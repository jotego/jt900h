==> flow/design.v <==
module jt95c061_timer(
    input                 rst,
    input                 clk,
    input                 halt,
    input           [3:0] clk_muxin,
    input           [1:0] clk_muxsel,
    input           [3:0] ff_ctrl,
    input           [7:0] cntmax,
    input                 run,
    input                 daisy_over,
    output reg            over,
    output reg            tout
);
wire       tclk;
reg        tclk_l;
reg  [7:0] tcnt, nx_tcnt;
assign tclk = clk_muxin[clk_muxsel];
always @* begin
    nx_tcnt = tcnt + 1'd1;
end
always @(posedge clk, posedge rst) begin
    if( rst ) begin
        tout   <= 0;
        tcnt   <= 0;
        over   <= 0;
    end else begin
        tclk_l <= tclk;
        over <= 0;
        if( !halt ) begin
            if( tclk & ~tclk_l ) begin
                if( nx_tcnt == cntmax ) begin
                    over <= 1;
                    tcnt <= 0;
                end else begin
                    tcnt   <= nx_tcnt;
                end
            end
            if( !run ) tcnt <= 0;
            case( ff_ctrl[3:2] )
                0: tout <= ~tout;
                1: tout <= 1;
                2: tout <= 0;
                default:
                    if( ff_ctrl[1] && (ff_ctrl[0] ? over : daisy_over) )
                        tout <= ~tout;
            endcase
        end
    end
end
endmodule
# [Reports on jt95c061_timer]
# What the tools print for jt95c061_timer, step after step.
# Lines are those of the file above, counted from 1.
# Cell names lack the library's common part.
# A cell with n/a has no value.
[design] design="jt95c061_timer" clock_port="clk" cell_library="sky130hd" lib_corner="tt_025C_1v80"

# [Word-level counts]
# Counts by Yosys on the flattened word-level netlist (proc, flatten, opt, wreduce; memories kept). Register bits leave out memories and registers merged into their read ports (data or address). Print and check cells are left out. Cells with the same type and inputs are merged into one.
[op_classes] add_sub_neg=1 n_mul=0 div=0 compare=0 equal=4 n_shift=1 muxes=9 logic=4 n_reduce_logical=5
[ops] op="8-bit two-way mux" n=3
[ops] op="8-bit by 1-bit adder with 8-bit output (second input constant)" n=1
[ops] op="8-bit == test" n=1
[ops] op="1-bit two-way mux" n=5
[ops] op="2-bit AND reduction" n=2
[ops] op="4-bit by 2-bit indexed select with 1-bit output" n=1
[ops] op="4-bit nonzero test" n=1
[ops] op="1-bit NOT" n=3
[ops] op="1-bit case mux with 3-bit select" n=1
[ops] op="2-bit by 1-bit == test with 1-bit output (second input constant)" n=1
[ops] op="2-bit by 1-bit != test with 1-bit output (second input constant)" n=1
[ops] op="2-bit == test (second input constant)" n=1
[ops] op="2-bit zero test" n=1
[ops] op="1-bit bitwise AND" n=1
[ops] op="1-bit logical AND" n=1
[bits] register_bits=11 latch_bits=0 mem_bits_rw=0 mem_bits_ro=0 clocked_rd_ports_x_width=0 n_memories=0 out_inout_bits=2

# [Logic depth]
# Longest topological path by Yosys (ltp), each cell counted once; first at word level (registers and memories cut), then after technology mapping (sequential cells cut; the memories' decode and read muxes count).
[depth] depth_word=5 abc_area=0 depth_mapped=7 depth_no_buf=7

# [Synthesis result]
# The flow's flattened synthesis, as Yosys stat reports it; memories are mapped. The netlist is that of the ABC_AREA named above (0 if unset); the other value can give another one.
[synth_totals] cells=95 mapped_area_um2=902.1 sequential_area_um2=280.3 flip_flops=11 n_buf=4
[by_type] type="dfrtp_1" n=10 area_total_um2=250.24
[by_type] type="xnor2_1" n=6 area_total_um2=52.55
[by_type] type="ha_1" n=4 area_total_um2=50.048
[by_type] type="a21o_1" n=5 area_total_um2=37.536
[by_type] type="nand3_1" n=7 area_total_um2=35.034
[by_type] type="nand2b_1" n=5 area_total_um2=31.28
[by_type] type="edfxtp_1" n=1 area_total_um2=30.029
[by_type] type="a2111oi_4" n=1 area_total_um2=27.526
[by_type] type="inv_1" n=7 area_total_um2=26.275
[by_type] type="xor2_1" n=3 area_total_um2=26.275
[by_type] type="a211oi_1" n=3 area_total_um2=22.522
[by_type] type="mux4_2" n=1 area_total_um2=22.522
[by_type] type="o211ai_1" n=3 area_total_um2=22.522
[by_type] type="nand2_1" n=5 area_total_um2=18.768
[by_type] type="a22o_1" n=2 area_total_um2=17.517
[by_type] type="a21oi_1" n=3 area_total_um2=15.014
[by_type] type="a31oi_1" n=2 area_total_um2=12.512
[by_type] type="nand4_2" n=1 area_total_um2=12.512
# Other cell types: 23; their cells: 26.

# [Timing after synthesis]
# Source: OpenSTA report_checks on the synthesized netlist (no wires, ideal clock, input and output delay 20% of the period each), path of least setup slack; recovery checks are left aside. Register names are those of the netlist, which keeps one name where synthesis merged equal registers.
[synth_path] path_type="in2reg" from="input cntmax[5]" to="register tcnt[2]" period_ns=5.32 input_delay_ns=1.064 setup_time_ns=0.126 launch_ns=1.064 arrival_time_ns=2.745 t_required_ns=5.194 slack_ns=2.449 delay_ns=1.807 driving_pins=6 n_path_buf=0 synth_period_reached_ns=2.871
# "delay_ns" is the arrival time less input delay plus setup time.
# "driving_pins": output pins that drive a net of the path, with the launching flip-flop's if there is one; two outputs of one cell count as two.
# "synth_period_reached_ns" = period - worst setup slack (recovery checks aside). The figure is calculated, with input and output delays left at 20% of the set period.
# The rows between start and end are the longest chain of elaborated cells between them; the timing report does not say that the signal goes this way. Where chains are equally long, one stands for them.
# A line is the first line of the expression or statement that the cell stems from. Yosys adds cells for indexed reads and writes and turns some case tables into memories.
# At most two assigning lines are given for a register; there are more.
[synth_between] path_cell_list="nand2b_1 -> or4_1 -> o21a_2 -> a2111oi_4 -> nor2_2 -> a221o_1" elab_chain_len=4
[synth_rtl] element="start: declaration" line_no=8 rtl="input           [7:0] cntmax,"
[synth_rtl] element="8-bit == test" line_no=31 rtl="if( nx_tcnt == cntmax ) begin"
[synth_rtl] element="8-bit two-way mux" line_no=31
[synth_rtl] element="8-bit two-way mux" line_no=30 rtl="if( tclk & ~tclk_l ) begin"
[synth_rtl] element="8-bit two-way mux" line_no=38 rtl="if( !run ) tcnt <= 0;"
[synth_rtl] element="end: assignment" line_no=35 rtl="tcnt   <= nx_tcnt;"
[synth_rtl] element="end: assignment" line_no=38
[synth_rtl] element="end: declaration" line_no=16 rtl="reg  [7:0] tcnt, nx_tcnt;"

# [Worst path after layout]
# From the final timing report of run 1: the path of least setup slack in the routed layout; clock arrival at registers is part of the times.
[layout_path] path_type="in2reg" from="input cntmax[5]" to="register tcnt[2]" period_ns=2.62 input_delay_ns=0.52 setup_time_ns=0.11 launch_ns=0.52 arrival_time_ns=2.59 t_required_ns=2.79 slack_ns=0.20 driving_pins=7 n_path_buf=1
# The rows between start and end are the longest chain of elaborated cells between them; the timing report does not say that the signal goes this way. Where chains are equally long, one stands for them.
# At most two assigning lines are given for a register; there are more.
[layout_between] path_cell_list="clkdlybuf4s50_1 -> nand2b_1 -> or4_1 -> o21a_2 -> a2111oi_4 -> nor2_2 -> a221o_1" elab_chain_len=4
[layout_rtl] element="start: declaration" line_no=8 rtl="input           [7:0] cntmax,"
[layout_rtl] element="8-bit == test" line_no=31 rtl="if( nx_tcnt == cntmax ) begin"
[layout_rtl] element="8-bit two-way mux" line_no=31
[layout_rtl] element="8-bit two-way mux" line_no=30 rtl="if( tclk & ~tclk_l ) begin"
[layout_rtl] element="8-bit two-way mux" line_no=38 rtl="if( !run ) tcnt <= 0;"
[layout_rtl] element="end: assignment" line_no=35 rtl="tcnt   <= nx_tcnt;"
[layout_rtl] element="end: assignment" line_no=38
[layout_rtl] element="end: declaration" line_no=16 rtl="reg  [7:0] tcnt, nx_tcnt;"

# Below are 2 stored runs of the flow (Yosys, OpenROAD; platform sky130hd) on jt95c061_timer, each with its settings and what was measured, unordered. Constraints: input delay and output delay 20% of the set period each, output load 0.01 pF.
# By "design_power_mw" is meant OpenSTA's value without simulated activity: inputs other than the clock are taken to toggle once in ten clock periods, and the tool carries that through the logic.
run="run 1" settings period_ns=2.62 CORE_UTILIZATION=50 SETUP_SLACK_MARGIN=-0.1 PLACE_DENSITY_LB_ADDON=0.21 CORE_MARGIN=4 CELL_PAD_IN_SITES_DETAIL_PLACEMENT=0 GPL_TIMING_DRIVEN=1 GPL_ROUTABILITY_DRIVEN=0 CTS_CLUSTER_SIZE=41 SLEW_MARGIN=20 MIN_ROUTING_LAYER="met2" CAP_MARGIN=20
run="run 1" results synth_area_um2=902.1 die_footprint_um2=2547.7 holdWs_ns=0.489 finish.stdcell_area_um2=1202.4 design_power_mw=0.4234 ws_setup_ns=0.202
run="run 2" settings period_ns=4.05 CORE_UTILIZATION=15 PLACE_DENSITY=0.87 HOLD_SLACK_MARGIN=0.14 CELL_PAD_IN_SITES_GLOBAL_PLACEMENT=2 CELL_PAD_IN_SITES_DETAIL_PLACEMENT=1 ABC_AREA=0 GPL_TIMING_DRIVEN=1 CTS_CLUSTER_DIAMETER=138 MIN_ROUTING_LAYER="met2" CAP_MARGIN=20 CORE_MARGIN=2 SLEW_MARGIN=20
run="run 2" results ws_setup_ns=1.033 holdWs_ns=0.488 synth_area_um2=902.1 die_footprint_um2=6650.4 design_power_mw=0.3030 finish.stdcell_area_um2=1253.7

==> flow/design.v <==
module jt900h_div(
    input             rst,
    input             clk,
    input             cen,
    input      [31:0] op0,  
    input      [15:0] op1,  
    input             len,
    input             start,
    input             sign,
    output     [15:0] quot,
    output reg [15:0] rem,
    output reg        busy,
    output reg        v
);
reg  [31:0] divend, sub, fullq, op0_unsig;
reg  [15:0] divor, op1_unsig, nx_rem;
wire [31:0] rslt, nx_quot;
reg  [ 4:0] st;
wire        larger;
reg         start_l;
reg         sign0, sign1, rsi;
assign larger = sub>=divor;
assign rslt   = sub - { 16'd0, divor };
assign nx_quot= { fullq[30:0], larger };
assign quot   = fullq[15:0];
always @* begin
    op0_unsig = op0;
    op1_unsig = op1;
    sign0     = len ? op0[31] : op0[15];
    sign1     = len ? op1[15] : op1[7];
    if( sign ) begin
        if( sign0 ) op0_unsig = ~op0 + 32'd1;
        if( sign1 ) op1_unsig = ~op1 + 16'd1;
    end
    nx_rem = larger ? rslt[15:0] : sub[15:0];
    if( sign && sign0 ) nx_rem = -nx_rem;
end
always @(posedge clk or posedge rst) begin
    if(rst) begin
        fullq  <= 0;
        rem    <= 0;
        busy   <= 0;
        divend <= 0;
        divor  <= 0;
        sub    <= 0;
        st     <= 0;
        start_l<= 0;
        v      <= 0;
        rsi    <= 0;
    end else begin
        start_l <= start;
        if( start && !start_l) begin
            busy   <= 1;
            fullq  <= 0;
            rem    <= 0;
            { sub, divend } <= { 31'd0, len ? op0_unsig : { op0_unsig[15:0], 16'd0 }, 1'b0 };
            divor  <= len ? op1_unsig : { 8'd0, op1_unsig[7:0] };
            st     <= len ? 5'd0 : 5'd16;
            v      <= op1 == 0;
            rsi    <= sign & (sign0 ^ sign1);
        end else if( busy ) begin
            fullq <= nx_quot;
            { sub, divend } <= { larger ? rslt[30:0] : sub[30:0], divend, 1'b0 };
            st <= st+1'd1;
            if( &st ) begin
                busy <= 0;
                rem  <= nx_rem;
                if( rsi ) fullq <= -nx_quot;
                if( sign ) begin
                    if( len ? nx_quot[31:16]!={16{nx_quot[15]}} : nx_quot[15:8]!={8{nx_quot[7]}} ) v <= 1;
                end else begin
                    if( len ? nx_quot[31:16]!=0 : nx_quot[15:8]!=0 ) v <= 1;
                end
            end
        end
    end
end
endmodule
== Reports on jt900h_div ==
The steps from the RTL of jt900h_div to its reports follow in flow order.
Lines are those of the file above, counted from 1.
Operators: Yosys type, input widths -> output width; for muxes data width and select width s.
Library cell names are shortened.
The mark - stands for no value.
Inputs
  design top: jt900h_div
  clock input: clk
  cell library: sky130hd
  library corner: tt_025C_1v80

== Word-level counts ==
Counts by Yosys on the flattened word-level netlist (proc, flatten, opt, wreduce; memories kept). Register bits leave out memories and registers merged into their read ports (data or address). Print and check cells are left out. Cells with the same type and inputs are merged into one.
Storage and ports
  register bits after elaboration: 136
  bits of input ports: 54
  output and inout bits: 34
  word-level cells: 72
Cells by class
  add/sub/neg operators: 6
  $lt $le $gt $ge: 1
  eq/ne operators: 3
  multiplexer cells: 36
  bitwise operators: 4
  reductions and logical operators: 12
Operator list (count)
  $mux 32: 7
  $mux 31: 5
  $mux 16: 8
  $add 32x1->32 const B: 1
  $ge 32x16->1: 1
  $not 32->32: 1
  $sub 31x16->31: 1
  $neg 31->31: 1
  $add 16x1->16 const B: 1
  $ne 16x16->1: 1
  $neg 16->16: 1
  $not 16->16: 1
  $logic_not 16->1: 1
  $reduce_bool 16->1: 1
  $mux 5: 3
  $mux 1: 13
  $ne 8x8->1: 1
  $reduce_bool 8->1: 1
  $add 5x1->5 const B: 1
  $reduce_and 5->1: 1
  $reduce_bool 2->1: 2
  $reduce_and 4->1: 1
  $ne 3x1->1 const B: 1
  $reduce_bool 3->1: 1
  $logic_and 1x1->1: 2
  $reduce_and 2->1: 1
  $and 1x1->1: 1
  $xor 1x1->1: 1
  $logic_not 1->1: 1

== Longest topological paths ==
Yosys ltp: most cells in a row. Word level: on the elaborated netlist, between registers, memories and ports. Mapped: between sequential cells and ports; inverters and the memories' decode and read muxes count.
Logic depth
  depth after elaboration: 7
  ABC_AREA: 0
  mapped depth: 21
  depth with buffers taken out: 19

== Netlist ==
Source: synth_stat.txt of the flow (Yosys; design flattened, memories mapped). It holds for the ABC_AREA given above (unset counts as 0); a run with the other value may have another netlist.
Cells by type
  dfrtp_1: count 135, area in all 3378.24 µm²
  xnor2_1: count 69, area in all 604.33 µm²
  nor2_1: count 112, area in all 420.403 µm²
  mux2i_1: count 41, area in all 410.394 µm²
  a21oi_1: count 79, area in all 395.379 µm²
  o21ai_0: count 73, area in all 365.35 µm²
  xor2_1: count 39, area in all 341.578 µm²
  nand2_1: count 87, area in all 326.563 µm²
  ha_1: count 24, area in all 300.288 µm²
  a211oi_1: count 37, area in all 277.766 µm²
  clkbuf_1: count 47, area in all 176.419 µm²
  inv_1: count 40, area in all 150.144 µm²
  o22ai_1: count 23, area in all 143.888 µm²
  buf_4: count 16, area in all 120.115 µm²
  or3_1: count 18, area in all 112.608 µm²
  nor3_1: count 22, area in all 110.106 µm²
  nor4_1: count 16, area in all 100.096 µm²
  o21ai_1: count 18, area in all 90.086 µm²
Other cell types: 54; their cells: 177.
Mapped netlist
  cells in the netlist: 1073
  mapped area: 9165.0 µm²
  sequential part of the area: 3378.2 µm²
  mapped flip-flops: 135
  buffers: 77

== Worst setup path after synthesis ==
Path of least setup slack by OpenSTA after synthesis, without wires, with an ideal clock, recovery checks aside; 20% of the period is set as input and as output delay. Where synthesis merged equal registers, the netlist keeps one of their names.
Timing path post-synthesis
  kind: register to register
  from: register sub[0]
  to: register rem[14]
  clock period: 9060 ps
  setup time: 78 ps
  time at the first pin: 0 ps
  data arrival time: 4155 ps
  data required time: 8982 ps
  slack: 4827 ps
  delay of the path: 4233 ps
  stages: 21
  path buffers: 1
  synthesis period reached: 4233 ps
"delay of the path" is the arrival time less input delay plus setup time.
"stages": output pins that drive a net of the path, with the launching flip-flop's if there is one; two outputs of one cell count as two.
"synthesis period reached" is the clock period less the worst setup slack; recovery checks do not enter. This is arithmetic on one report: input and output delays are still those of the set period (20% each).
Between the ends stands the longest chain of elaborated cells between them, by number of cells; it is not shown to be the way that was timed. Of several equally long chains one is given.
Each line given opens the expression or statement behind the cell; cells for indexed reads and writes are added by Yosys, which also makes memories of some case tables.
A register here has more assigning lines than the two given.
Between the ends, post-synthesis
  cells stage by stage: dfrtp_1 > inv_1 > ha_1 > inv_1 > fa_1 > a21o_1 > a221oi_4 > o211ai_2 > a211o_4 > clkinv_2 > buf_6 > mux2i_1 > ha_1 > nand2_1 > or3_1 > a2111oi_0 > a41o_1 > and2_1 > a41oi_1 > xor2_1 > o21ai_1
  length of the longest elaborated chain: 7
  elaborated cells on any way between the ends: 8
  source lines of those cells: 7
  classes of those cells: 2 x add/sub; 1 x compare; 5 x mux
Ends and longest elaborated chain, post-synthesis
  from (decl): RTL line 15  | reg  [31:0] divend, sub, fullq, op0_unsig;
  from (assign): RTL line 45  | sub    <= 0;
  $sub 31x16->31: RTL line 23  | assign rslt   = sub - { 16'd0, divor };
  $mux 16: RTL line 35  | nx_rem = larger ? rslt[15:0] : sub[15:0];
  $neg 16->16: RTL line 36  | if( sign && sign0 ) nx_rem = -nx_rem;
  $mux 16: RTL line 36
  $mux 16: RTL line 65  | if( &st ) begin
  $mux 16: RTL line 61  | end else if( busy ) begin
  $mux 16: RTL line 52  | if( start && !start_l) begin
  to (assign): RTL line 55  | rem    <= 0;
  to (assign): RTL line 67  | rem  <= nx_rem;
  to (decl): RTL line 11  | output reg [15:0] rem,

== Worst path after layout ==
From the final timing report of run 1: the path of least setup slack in the routed layout; clock arrival at registers is part of the times.
The path's times are printed in steps of 10 ps; the period is the one set.
Timing path post-layout
  kind: register to register
  from: register sub[0]
  to: register rem[14]
  clock period: 8000 ps
  setup time: 140 ps
  time at the first pin: 420 ps
  data arrival time: 5780 ps
  data required time: 8270 ps
  slack: 2500 ps
  stages: 20
  path buffers: 0
Between the ends stands the longest chain of elaborated cells between them, by number of cells; it is not shown to be the way that was timed. Of several equally long chains one is given.
A register here has more assigning lines than the two given.
Between the ends, post-layout
  cells stage by stage: dfrtp_1 > inv_1 > ha_1 > inv_1 > fa_1 > a21o_1 > a221oi_4 > o211ai_2 > a211o_4 > clkinv_2 > mux2i_1 > ha_1 > nand2_1 > or3_1 > a2111oi_0 > a41o_1 > and2_1 > a41oi_1 > xor2_1 > o21ai_1
  length of the longest elaborated chain: 7
  elaborated cells on any way between the ends: 8
  source lines of those cells: 7
  classes of those cells: 2 x add/sub; 1 x compare; 5 x mux
Ends and longest elaborated chain, post-layout
  from (decl): RTL line 15  | reg  [31:0] divend, sub, fullq, op0_unsig;
  from (assign): RTL line 45  | sub    <= 0;
  $sub 31x16->31: RTL line 23  | assign rslt   = sub - { 16'd0, divor };
  $mux 16: RTL line 35  | nx_rem = larger ? rslt[15:0] : sub[15:0];
  $neg 16->16: RTL line 36  | if( sign && sign0 ) nx_rem = -nx_rem;
  $mux 16: RTL line 36
  $mux 16: RTL line 65  | if( &st ) begin
  $mux 16: RTL line 61  | end else if( busy ) begin
  $mux 16: RTL line 52  | if( start && !start_l) begin
  to (assign): RTL line 55  | rem    <= 0;
  to (assign): RTL line 67  | rem  <= nx_rem;
  to (decl): RTL line 11  | output reg [15:0] rem,

Flow measurements of jt900h_div on sky130hd: 2 stored runs with different settings, listed in no order. Input and output delays are each 20% of the period that was set; the output load is 0.01 pF.
"achieved clock period": clock period set for the run, less the worst setup slack. It is reckoned from that one timing run; input and output delays stay at 20% of the period that was set.
By "worst setup path time" is meant the share of the clock period that the worst setup path is allowed (20% is reserved at inputs, 20% at outputs), minus its slack. Clock arrival times at its registers enter into it.
"power" is the tool's figure for a default switching activity; nothing was simulated.
"worst setup path time" is given in steps of 10 ps.
[run 1] settings: period_ns=8.0, CORE_UTILIZATION=33, SETUP_SLACK_MARGIN=0.32, PLACE_DENSITY=0.35, CORE_ASPECT_RATIO=0.82, CELL_PAD_IN_SITES_DETAIL_PLACEMENT=0, TNS_END_PERCENT=5, GPL_ROUTABILITY_DRIVEN=0, CTS_CLUSTER_SIZE=28, CTS_CLUSTER_DIAMETER=101, CAP_MARGIN=0, MAX_ROUTING_LAYER=met5, CORE_MARGIN=2, SLEW_MARGIN=20
[run 1] result: chip area after synthesis (Yosys) 9165.0 µm², die area 29128.5 µm², standard-cell area of the final layout 10764.1 µm², utilization 39.2 %, worst setup slack after layout 2498 ps, power 3.272 mW, achieved clock period 5502 ps, worst setup path time 5500 ps, worst setup path kind register to register
[run 2] settings: period_ns=6.28, CORE_UTILIZATION=48, PLACE_DENSITY_LB_ADDON=0.12, CORE_MARGIN=6, TNS_END_PERCENT=85, ABC_AREA=1, CTS_CLUSTER_SIZE=27, MAX_ROUTING_LAYER=met5, CAP_MARGIN=20, SLEW_MARGIN=20
[run 2] result: chip area after synthesis (Yosys) 9486.6 µm², die area 23282.2 µm², standard-cell area of the final layout 11073.1 µm², utilization 58.2 %, worst setup slack after layout 1599 ps, power 4.156 mW, achieved clock period 4681 ps, worst setup path time 4680 ps, worst setup path kind register to register
